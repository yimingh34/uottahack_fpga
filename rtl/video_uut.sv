==> flow/design.v <==
module video_uut (
    input  wire         clk_i       ,
    input  wire         cen_i       ,
    input  wire         rst_i       ,
    input  wire         vid_sel_i   ,
    input  wire [23:0]  vid_rgb_i   ,
    input  wire [1:0]   vh_blank_i  ,
    input  wire [2:0]   dvh_sync_i  ,
    output wire [2:0]   dvh_sync_o  ,
    output wire [23:0]  vid_rgb_o    
); 
    localparam H_RES = 1920; 
    localparam V_RES = 1080;
    localparam V_MID = V_RES / 2; 
    localparam [23:0] BG_COLOR   = 24'h00_00_00;  
    localparam [23:0] WAVE_COLOR = 24'h00_FF_00;  
    localparam LINE_THICKNESS = 6;   
    localparam ANIM_SPEED     = 1;   
    typedef enum logic [1:0] {
        S_IDLE   = 2'd0,
        S_ATTACK = 2'd1,
        S_HOLD   = 2'd2,
        S_DECAY  = 2'd3
    } state_t;
    reg [23:0]  vid_rgb_d1;
    reg [2:0]   dvh_sync_d1;
    reg [11:0]  x_cnt;
    reg [11:0]  y_cnt;
    reg         prev_de, prev_vs; 
    state_t     current_state = S_IDLE;
    reg [7:0]   state_timer   = 0;      
    reg [3:0]   global_amp    = 0;      
    reg [3:0]   target_amp    = 0;      
    reg [5:0]   speed_cnt     = 0; 
    reg [15:0]  lfsr          = 16'hACE1; 
    reg [15:0]  phase_ofs     = 0; 
    reg [4:0]   freq_1        = 12;  
    reg [4:0]   freq_2        = 18; 
    logic [15:0] idx_1, idx_2;       
    logic [7:0]  saw_1, saw_2;       
    logic signed [8:0]  tri_1, tri_2;  
    logic signed [10:0] combined_raw; 
    logic signed [12:0] wave_height;
    logic signed [12:0] target_y; 
    logic signed [3:0]  jitter;  
    assign idx_1 = (x_cnt + phase_ofs) * (freq_1);
    assign idx_2 = (x_cnt + phase_ofs) * (freq_2);
    assign saw_1 = idx_1[12:5]; 
    assign saw_2 = idx_2[12:5];
    assign tri_1 = (saw_1 > 127) ? (255 - saw_1) - 64 : saw_1 - 64;
    assign tri_2 = (saw_2 > 127) ? (255 - saw_2) - 64 : saw_2 - 64;
    assign combined_raw = tri_1 + tri_2;
    assign wave_height = (combined_raw * $signed({1'b0, global_amp})) / 2;
    assign jitter   = {1'b0, lfsr[1:0]} - 1; 
    assign target_y = $signed(V_MID) + wave_height + jitter;
    always @(posedge clk_i) begin
        if(cen_i) begin
            lfsr <= {lfsr[14:0], lfsr[15] ^ lfsr[13] ^ lfsr[12] ^ lfsr[10]};
            prev_vs <= dvh_sync_i[1];
            if (dvh_sync_i[1] && !prev_vs) begin 
                if (speed_cnt >= ANIM_SPEED) begin 
                    speed_cnt <= 0;
                    case (current_state)
                        S_IDLE: begin
                            global_amp <= 0;
                            if (state_timer == 0) begin
                                current_state <= S_ATTACK;
                                phase_ofs <= lfsr;  
                                if (lfsr[3:0] < 4) target_amp <= 5; 
                                else if (lfsr[3:0] > 10) target_amp <= 10;
                                else target_amp <= lfsr[3:0];
                                freq_1 <= {1'b0, lfsr[3:0]} + 10;  
                                freq_2 <= {1'b0, lfsr[7:4]} + 14; 
                            end
                            else state_timer <= state_timer - 1;
                        end
                        S_ATTACK: begin
                            if (global_amp >= target_amp) begin
                                current_state <= S_HOLD;
                                state_timer   <= {lfsr[4:0], 2'b00};  
                            end
                            else global_amp <= global_amp + 2;  
                        end
                        S_HOLD: begin
                            if (state_timer == 0) current_state <= S_DECAY;
                            else begin
                                state_timer <= state_timer - 1;
                                if (lfsr[1:0] == 2'b11) freq_1 <= freq_1 + 1;
                                if (lfsr[2:0] == 3'b000 && target_amp < 10) target_amp <= target_amp + 1;
                                if (lfsr[2:0] == 3'b111 && target_amp > 3)  target_amp <= target_amp - 1;
                                if (global_amp < target_amp) global_amp <= global_amp + 1;
                                if (global_amp > target_amp) global_amp <= global_amp - 1;
                            end
                        end
                        S_DECAY: begin
                            if (global_amp <= 1) begin  
                                global_amp    <= 0;
                                current_state <= S_IDLE;
                                state_timer   <= {lfsr[5:0], 2'b00};  
                            end
                            else global_amp <= global_amp - 1;
                        end
                    endcase
                end 
                else speed_cnt <= speed_cnt + 1;
            end
            prev_de <= dvh_sync_i[2]; 
            if (dvh_sync_i[1]) begin 
                y_cnt <= 0; x_cnt <= 0;
            end 
            else if (dvh_sync_i[2]) begin
                x_cnt <= x_cnt + 1;
            end 
            else if (prev_de && !dvh_sync_i[2]) begin
                y_cnt <= y_cnt + 1; x_cnt <= 0;
            end
            if ( (y_cnt >= (target_y - (LINE_THICKNESS/2))) && 
                 (y_cnt <  (target_y + (LINE_THICKNESS/2))) ) 
            begin
                vid_rgb_d1 <= WAVE_COLOR; 
            end 
            else begin
                vid_rgb_d1 <= (vid_sel_i) ? BG_COLOR : vid_rgb_i;
            end
            dvh_sync_d1 <= dvh_sync_i;
        end
    end
    assign dvh_sync_o  = dvh_sync_d1;
    assign vid_rgb_o   = vid_rgb_d1;
endmodule
* Reports on video_uut
What the tools print for video_uut, step after step.
Lines are those of the file above, counted from 1.
Library cell names are shortened.
Not given: n/a
- Top module :: video_uut
- Clock :: clk_i
- Standard-cell library :: sky130hd
- Timing corner :: tt_025C_1v80

* Word-level counts
Yosys after proc, flatten, opt, wreduce and memory -nomap, before mapping. Memory bits, and registers merged into a memory's read port (data or address), are not among the register bits. Print and check cells are not counted.
- Register bits after elaboration :: 119
- Bits in latches :: 0
- Bits in writable memories :: 0
- Memory bits (read-only) :: 0
- Word width x clocked read ports :: 0
- Memory cells :: 0
- Input bits :: 33
- Cells after elaboration :: 136
- Add/sub/neg operators :: 26
- Multipliers :: 3
- Div/mod/pow operators :: 0
- $lt $le $gt $ge :: 13
- Equality and inequality tests :: 16
- Shifts and indexed selects :: 0
- Muxes and demuxes :: 33
- Bitwise operators :: 4
- Reduce/logical cells :: 25
** Operators by type and width (count)
- multiplier 16 x 5 -> 13 bit :: 2
- multiplier 10 x 5 -> 15 bit :: 1
- two-way mux 12 bit :: 4
- two-way mux 4 bit :: 11
- greater-or-equal comparator 12 x 32 -> 1 bit :: 1
- AND reduction 7 bit :: 4
- adder 12 x 1 -> 12 bit (second input constant) :: 2
- case mux 8 bit (select 3 bit) :: 1
- two-way mux 8 bit :: 3
- inequality test 2 bit (second input constant) :: 9
- subtractor 8 x 7 -> 9 bit (second input constant) :: 2
- subtractor 8 x 8 -> 9 bit (first input constant) :: 2
- subtractor 9 x 8 -> 9 bit (second input constant) :: 2
- two-way mux 9 bit :: 2
- adder 12 x 16 -> 16 bit :: 1
- greater-than comparator 8 x 7 -> 1 bit (second input constant) :: 2
- case mux 4 bit (select 4 bit) :: 1
- two-way mux 16 bit :: 1
- two-way mux 5 bit :: 3
- < comparator 12 x 14 -> 1 bit :: 1
- adder 13 x 2 -> 14 bit (second input constant) :: 1
- subtractor 13 x 2 -> 14 bit (second input constant) :: 1
- adder 11 x 13 -> 13 bit (first input constant) :: 1
- adder 13 x 1 -> 13 bit :: 1
- adder 13 x 3 -> 13 bit :: 1
- adder 4 x 4 -> 5 bit (second input constant) :: 2
- adder 9 x 9 -> 10 bit :: 1
- case mux 5 bit (select 2 bit) :: 1
Other operator kinds: 38; their cells: 56.

* Logic depth
Longest topological path by Yosys (ltp), each cell counted once; first at word level (registers and memories cut), then after technology mapping (sequential cells cut; the memories' decode and read muxes count).
- Depth after elaboration :: 15
- ABC_AREA :: 1
- Gate-level depth with buffers :: 79
- Mapped depth without buffers :: 78

* Mapped cells and area
Source: synth_stat.txt of the flow (Yosys; design flattened, memories mapped). It holds for the ABC_AREA given above (unset counts as 0); a run with the other value may have another netlist.
** Cell types
- edfxtp_1 :: count 113, area in all 3.39E+03 µm²
- ha_1 :: count 151, area in all 1.89E+03 µm²
- fa_1 :: count 76, area in all 1.52E+03 µm²
- inv_1 :: count 336, area in all 1261.21 µm²
- nand2_1 :: count 280, area in all 1.05E+03 µm²
- nor2_1 :: count 167, area in all 626.851 µm²
- xor2_1 :: count 51, area in all 446.678 µm²
- a21oi_1 :: count 75, area in all 375.36 µm²
- nand3_1 :: count 67, area in all 335.322 µm²
- xnor2_1 :: count 31, area in all 271.51 µm²
- o21ai_0 :: count 44, area in all 220.211 µm²
- nor3_1 :: count 26, area in all 130.125 µm²
- nor2_4 :: count 10, area in all 112.608 µm²
- nand4_1 :: count 16, area in all 100.096 µm²
- xor2_2 :: count 5, area in all 81.328 µm²
- nand3b_1 :: count 10, area in all 75.072 µm²
- clkbuf_1 :: count 14, area in all 52.55 µm²
- o21bai_1 :: count 7, area in all 52.55 µm²
Other cell types: 34; their cells: 98.
- Cells in the netlist :: 1577
- Cell area after synthesis :: 12738.5 µm²
- Area of sequential cells :: 3393.3 µm²
- Mapped flip-flops :: 113

* Timing after synthesis
Path of least setup slack by OpenSTA after synthesis, without wires, with an ideal clock, recovery checks aside; 20% of the period is set as input and as output delay. Where synthesis merged equal registers, the netlist keeps one of their names.
- Path type :: flip-flop to flip-flop
- From :: register x_cnt[0]
- To :: register vid_rgb_d1[0]
- Period :: 12.8 ns
- Time at the first pin :: 0.000 ns
- Arrival :: 12.568 ns
- Required time :: 12.548 ns
- Setup slack :: -0.020 ns
- Delay of the path :: 12.820 ns
- Driving pins on the path :: 77
- Buffers on the path :: 1
- Synthesis period reached :: 12.82 ns
"delay of the path" = arrival - input delay + setup time.
"driving pins on the path": output pins that drive a net of the path, with the launching flip-flop's if there is one; two outputs of one cell count as two.
"synthesis period reached" is the clock period less the worst setup slack; recovery checks do not enter. This is arithmetic on one report: input and output delays are still those of the set period (20% each).
The rows between start and end are the longest chain of elaborated cells between them; the timing report does not say that the signal goes this way. Where chains are equally long, one stands for them.
A line is the first line of the expression or statement that the cell stems from. Yosys adds cells for indexed reads and writes and turns some case tables into memories.
At most two assigning lines are given for a register; there are more.
- Cells stage by stage :: edfxtp_1 -> ha_1 -> inv_1 -> fa_1 -> inv_1 -> nand3_1 -> nand3_1 -> nand2_1 -> nand2_1 -> xor2_1 -> inv_1 -> nor2_1 -> fa_1 -> fa_1 -> inv_1 -> fa_1 -> inv_1 -> ha_1 -> (+41 left out) -> o21ai_0 -> nor2_1 -> nand3_2 -> nor2_1 -> a211oi_1 -> ha_1 -> nand4_1 -> nor3_1 -> nor3_1 -> o211ai_1 -> a21oi_1 -> o21ai_0 -> nand2_1 -> nor2_2 -> nand2_4 -> nand2_4 -> buf_12 -> nor2_4
- Cells in the longest elaborated chain :: 15
- Elaborated cells on any way between the ends :: 25
- Those cells by class :: 13 x add/sub; 3 x mul; 4 x compare; 2 x mux; 1 x logic; 2 x reduce/logical
** RTL lines, path post-synthesis
- start, declared :: line 27 : reg [11:0]  x_cnt;
- start, assigned :: line 109 : y_cnt <= 0; x_cnt <= 0;
- start, assigned :: line 112 : x_cnt <= x_cnt + 1;
- adder 12 x 16 -> 16 bit :: line 46 : assign idx_1 = (x_cnt + phase_ofs) * (freq_1);
- multiplier 16 x 5 -> 13 bit :: line 46
- subtractor 8 x 8 -> 9 bit :: line 50 : assign tri_1 = (saw_1 > 127) ? (255 - saw_1) - 64 : saw_1 - 64;
- subtractor 9 x 8 -> 9 bit :: line 50
- two-way mux 9 bit :: line 50
- adder 9 x 9 -> 10 bit :: line 52 : assign combined_raw = tri_1 + tri_2;
- multiplier 10 x 5 -> 15 bit :: line 53 : assign wave_height = (combined_raw * $signed({1'b0, global_amp})) / 2;
- bitwise AND 1 bit
- adder 13 x 1 -> 13 bit
- adder 11 x 13 -> 13 bit :: line 55
- adder 13 x 3 -> 13 bit :: line 55
- subtractor 13 x 2 -> 14 bit :: line 117
- greater-or-equal comparator 12 x 32 -> 1 bit :: line 117
- logical AND 1 bit :: line 117
- OR reduction 2 bit
- end, assigned :: line 120 : vid_rgb_d1 <= WAVE_COLOR;
- end, assigned :: line 123 : vid_rgb_d1 <= (vid_sel_i) ? BG_COLOR : vid_rgb_i;
- end, declared :: line 25 : reg [23:0]  vid_rgb_d1;

* Worst path after layout
Path of least setup slack in the final report of record 1 (OpenROAD, finished layout, wires in). Where an end is a register, its clock arrival counts in the times.
- Path type :: flip-flop to flip-flop
- From :: register phase_ofs[4]
- To :: register vid_rgb_d1[3]
- Period :: 20.4 ns
- Time at the first pin :: 0.40 ns
- Arrival :: 15.78 ns
- Required time :: 20.55 ns
- Setup slack :: 4.77 ns
- Driving pins on the path :: 72
- Buffers on the path :: 0
The rows between start and end are the longest chain of elaborated cells between them; the timing report does not say that the signal goes this way. Where chains are equally long, one stands for them.
- Cells stage by stage :: edfxtp_1 -> ha_1 -> a21oi_1 -> nand2_1 -> nand3_1 -> nand2_1 -> xnor2_1 -> nor2_1 -> fa_1 -> fa_1 -> inv_1 -> fa_1 -> inv_1 -> ha_1 -> a21oi_1 -> nor2_1 -> a211oi_1 -> o31ai_1 -> (+36 left out) -> fa_1 -> inv_1 -> o21ai_0 -> nor2_1 -> nand3_2 -> a211oi_1 -> ha_1 -> nand4_1 -> nor3_1 -> nor3_1 -> o211ai_1 -> a21oi_1 -> o21ai_0 -> nand2_1 -> nor2_2 -> nand2_4 -> nand2_4 -> nor2_1
- Cells in the longest elaborated chain :: 15
- Elaborated cells on any way between the ends :: 25
- Those cells by class :: 13 x add/sub; 3 x mul; 4 x compare; 2 x mux; 1 x logic; 2 x reduce/logical
** RTL lines, path post-layout
- start, declared :: line 36 : reg [15:0]  phase_ofs     = 0;
- start, assigned :: line 68 : phase_ofs <= lfsr;
- adder 12 x 16 -> 16 bit :: line 46 : assign idx_1 = (x_cnt + phase_ofs) * (freq_1);
- multiplier 16 x 5 -> 13 bit :: line 46
- subtractor 8 x 8 -> 9 bit :: line 50 : assign tri_1 = (saw_1 > 127) ? (255 - saw_1) - 64 : saw_1 - 64;
- subtractor 9 x 8 -> 9 bit :: line 50
- two-way mux 9 bit :: line 50
- adder 9 x 9 -> 10 bit :: line 52 : assign combined_raw = tri_1 + tri_2;
- multiplier 10 x 5 -> 15 bit :: line 53 : assign wave_height = (combined_raw * $signed({1'b0, global_amp})) / 2;
- bitwise AND 1 bit
- adder 13 x 1 -> 13 bit
- adder 11 x 13 -> 13 bit :: line 55
- adder 13 x 3 -> 13 bit :: line 55
- subtractor 13 x 2 -> 14 bit :: line 117
- greater-or-equal comparator 12 x 32 -> 1 bit :: line 117
- logical AND 1 bit :: line 117
- OR reduction 2 bit
- end, assigned :: line 120 : vid_rgb_d1 <= WAVE_COLOR;
- end, assigned :: line 123 : vid_rgb_d1 <= (vid_sel_i) ? BG_COLOR : vid_rgb_i;
- end, declared :: line 25 : reg [23:0]  vid_rgb_d1;

Add stored flow runs of video_uut

Top module video_uut; platform sky130hd; tools Yosys and OpenROAD; 2 stored runs in no particular order. Input and output delays are each 20% of the period that was set; the output load is 0.01 pF.
By "period reached" is meant the clock period of the run minus its worst setup slack. This is arithmetic on one report: input and output delays are still those of the set period (20% each).
"allowed time less slack (worst setup path)" is the time allowed to the run's worst setup path (the clock period less input and output delay, where it has them) less its slack. Clock arrival times count: a late capture clock shortens it, a late launch clock lengthens it.

** Record 1
- Settings :: period_ns=20.4; CORE_UTILIZATION=43; SETUP_SLACK_MARGIN=1.3; PLACE_DENSITY_LB_ADDON=0.18; CORE_MARGIN=7; CELL_PAD_IN_SITES_GLOBAL_PLACEMENT=2; TNS_END_PERCENT=15; ABC_AREA=1; GPL_ROUTABILITY_DRIVEN=0; MIN_ROUTING_LAYER=met2; CAP_MARGIN=20; SLEW_MARGIN=20
- Worst setup slack after layout :: 4.770 ns
- Std-cell area (final layout) :: 14323.7 µm²
- Final worst hold slack :: 0.429 ns
- Utilization after layout :: 0.495
- Synthesized cell area :: 12738.5 µm²
- Period reached :: 15.630 ns
- Allowed time less slack (worst setup path) :: 15.63 ns
- Type of the worst setup path :: flip-flop to flip-flop
- Overall die area :: 34638.8 µm²

** Record 2
- Settings :: period_ns=18.5; CORE_UTILIZATION=47; CELL_PAD_IN_SITES_DETAIL_PLACEMENT=1; TNS_END_PERCENT=95; GPL_TIMING_DRIVEN=1; CTS_CLUSTER_SIZE=85; CAP_MARGIN=10; SLEW_MARGIN=40; MIN_ROUTING_LAYER=met2; CORE_MARGIN=2
- Worst setup slack after layout :: 2.560 ns
- Std-cell area (final layout) :: 14248.7 µm²
- Final worst hold slack :: 0.447 ns
- Utilization after layout :: 0.533
- Synthesized cell area :: 12698.4 µm²
- Period reached :: 15.940 ns
- Allowed time less slack (worst setup path) :: 15.94 ns
- Type of the worst setup path :: flip-flop to flip-flop
- Overall die area :: 28348.5 µm²
